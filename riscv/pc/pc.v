==> flow/design.v <==
module pc(clk, nextPc, nowPc);
    input clk;
    input [47:0] nextPc;
    output reg [47:0] nowPc;
    always @(posedge clk) begin
            nowPc <= nextPc;
    end
endmodule
# Step by step through the tools: pc
# The steps from the RTL of pc to its reports follow in flow order.
# Line numbers count from 1 in the design file above.
# Operators: Yosys type, input widths -> output width; for muxes data width and select width s.
# Library cell names are shortened.
# Not given: -
dict set report inputs {
  design {pc}
  clock {clk}
  library {sky130hd}
  pvt_corner {tt_025C_1v80}
}

# After elaboration
# Counts by Yosys on the flattened word-level netlist (proc, flatten, opt, wreduce; memories kept). Register bits leave out memories and registers merged into their read ports (data or address); mux counts leave out enables and synchronous resets folded into registers. Print and check cells are left out. Cells with the same type and inputs are merged into one.
dict set report bits {
  regBits 48
  input_bits 49
  output_inout_bits 48
  word_cells 1
}

# Longest topological paths
# Longest topological path by Yosys (ltp), each cell counted once; first at word level (registers and memories cut), then after technology mapping (sequential cells cut; the memories' decode and read muxes count).
dict set report logic_depth {
  depth_word 0
  ABC_AREA 0
  depth_mapped 0
  mapped_depth_nobuf 0
}

# Synthesis result
# Yosys stat after the flow's synthesis: flattened, memories mapped to cells. It holds for the ABC_AREA given above (unset counts as 0); a run with the other value may have another netlist.
dict set report mapped {
  cells 48
  mapped_area_um2 960.9
  seqArea_um2 960.9
  flip_flops 48
  buf_cells 0
}
# type count area_total_um2
set types {}
lappend types {dfxtp_1 48 960.922}

# Worst setup path after synthesis
# Source: OpenSTA report_checks on the synthesized netlist (no wires, ideal clock, input and output delay 20% of the period each), path of least setup slack; recovery checks are left aside. Register names are those of the netlist, which keeps one name where synthesis merged equal registers.
dict set report synth_timing {
  kind {register to output}
  from {register nowPc[0]}
  to {output port nowPc[0]}
  tclk_ns 0.457
  output_delay_ns 0.091
  launch_ns 0.000
  arrival_ns 0.331
  required_ns 0.366
  setup_slack_ns 0.035
  delay_ns 0.331
  stages 1
  path_buffers 0
  period_less_setup_slack_ns 0.422
}
# "delay_ns" = arrival - input delay + setup time.
# At an output port there is no setup time.
# "stages": output pins that drive a net of the path, with the launching flip-flop's if there is one; two outputs of one cell count as two.
# "period_less_setup_slack_ns" = period - worst setup slack (recovery checks aside). The figure is calculated, with input and output delays left at 20% of the set period.
dict set report synth_between {
  cell_sequence {dfxtp_1}
  elab_chain_len 0
  cone_cells 0
  lines_between 0
}
# item line
set synth_rtl {}
lappend synth_rtl {{start: declaration} 4} ;# output reg [47:0] nowPc;
lappend synth_rtl {{start: assignment} 6} ;# nowPc <= nextPc;
lappend synth_rtl {{end: declaration} 4}

# Timing after layout
# From the final timing report of stored run 1: the path of least setup slack in the routed layout; clock arrival at registers is part of the times.
dict set report layout_timing {
  kind {register to output}
  from {register nowPc[21]}
  to {output port nowPc[21]}
  tclk_ns 0.388
  output_delay_ns 0.08
  launch_ns 0.29
  arrival_ns 0.73
  required_ns 0.31
  setup_slack_ns -0.42
  stages 2
  path_buffers 1
}
dict set report layout_between {
  cell_sequence {dfxtp_2 > buf_6}
  elab_chain_len 0
  cone_cells 0
  lines_between 0
}
# item line
set layout_rtl {}
lappend layout_rtl {{start: declaration} 4} ;# output reg [47:0] nowPc;
lappend layout_rtl {{start: assignment} 6} ;# nowPc <= nextPc;
lappend layout_rtl {{end: declaration} 4}

Subject: pc on sky130hd, stored results

Hello all,

Settings and measured results of 2 stored flow runs for module pc (sky130hd), not sorted in any way. The constraints put input and output delay at 20% of the set period each and load the outputs with 0.01 pF.
"final_power_mw": no workload was simulated; the value follows from the tool's default switching activity.

[flow] stored run 1: files
==> flow/run.sh <==
#!/bin/bash
# the make line also repeats the synthesis and layout settings of config.mk as NAME=value (left out here)
make -C /OpenROAD-flow-scripts/flow DESIGN_CONFIG=/design/flow/config.mk WORK_HOME=/design/flow/orfs CLKGATE_MAP_FILE= finish
==> flow/config.mk <==
export PLATFORM = sky130hd
export DESIGN_NAME = pc
export DESIGN_NICKNAME = pc
export VERILOG_FILES = /design/flow/design.v
export SDC_FILE = /design/flow/constraint.sdc
export NUM_CORES = 4
export LEC_CHECK = 0
export CAP_MARGIN = 35
export CELL_PAD_IN_SITES_DETAIL_PLACEMENT = 2
export CORE_MARGIN = 2
export CORE_UTILIZATION = 15
export CTS_CLUSTER_DIAMETER = 112
export PLACE_DENSITY_LB_ADDON = 0.16
export SLEW_MARGIN = 20
export TNS_END_PERCENT = 70
==> flow/constraint.sdc <==
create_clock -name core_clock -period 0.388 [get_ports {clk}]
set_input_delay 0.0776 -clock core_clock [delete_from_list [all_inputs] [get_ports {clk}]]
set_output_delay 0.0776 -clock core_clock [all_outputs]
set_load 0.01 [all_outputs]

[flow] stored run 1: metrics
[metrics] final_power_mw = 9.621
[metrics] stdcell_area_um2 = 2234.6
[metrics] synthArea_um2 = 960.9
[metrics] fin_tns_ns = -19.630
[metrics] setup_worst_slack_ns = -0.418
[metrics] design.die.area_um2 = 7062.7

[flow] stored run 2: files
==> flow/run.sh <==
#!/bin/bash
# the make line also repeats the synthesis and layout settings of config.mk as NAME=value (left out here)
make -C /OpenROAD-flow-scripts/flow DESIGN_CONFIG=/design/flow/config.mk WORK_HOME=/design/flow/orfs CLKGATE_MAP_FILE= finish
==> flow/config.mk <==
export PLATFORM = sky130hd
export DESIGN_NAME = pc
export DESIGN_NICKNAME = pc
export VERILOG_FILES = /design/flow/design.v
export SDC_FILE = /design/flow/constraint.sdc
export NUM_CORES = 4
export LEC_CHECK = 0
export CAP_MARGIN = 20
export CORE_MARGIN = 2
export CORE_UTILIZATION = 40
export SLEW_MARGIN = 20
==> flow/constraint.sdc <==
create_clock -name core_clock -period 0.672 [get_ports {clk}]
set_input_delay 0.1344 -clock core_clock [delete_from_list [all_inputs] [get_ports {clk}]]
set_output_delay 0.1344 -clock core_clock [all_outputs]
set_load 0.01 [all_outputs]

[flow] stored run 2: metrics
[metrics] final_power_mw = 5.092
[metrics] stdcell_area_um2 = 2048.2
[metrics] synthArea_um2 = 960.9
[metrics] fin_tns_ns = -13.564
[metrics] setup_worst_slack_ns = -0.319
[metrics] design.die.area_um2 = 2810.6

Thanks
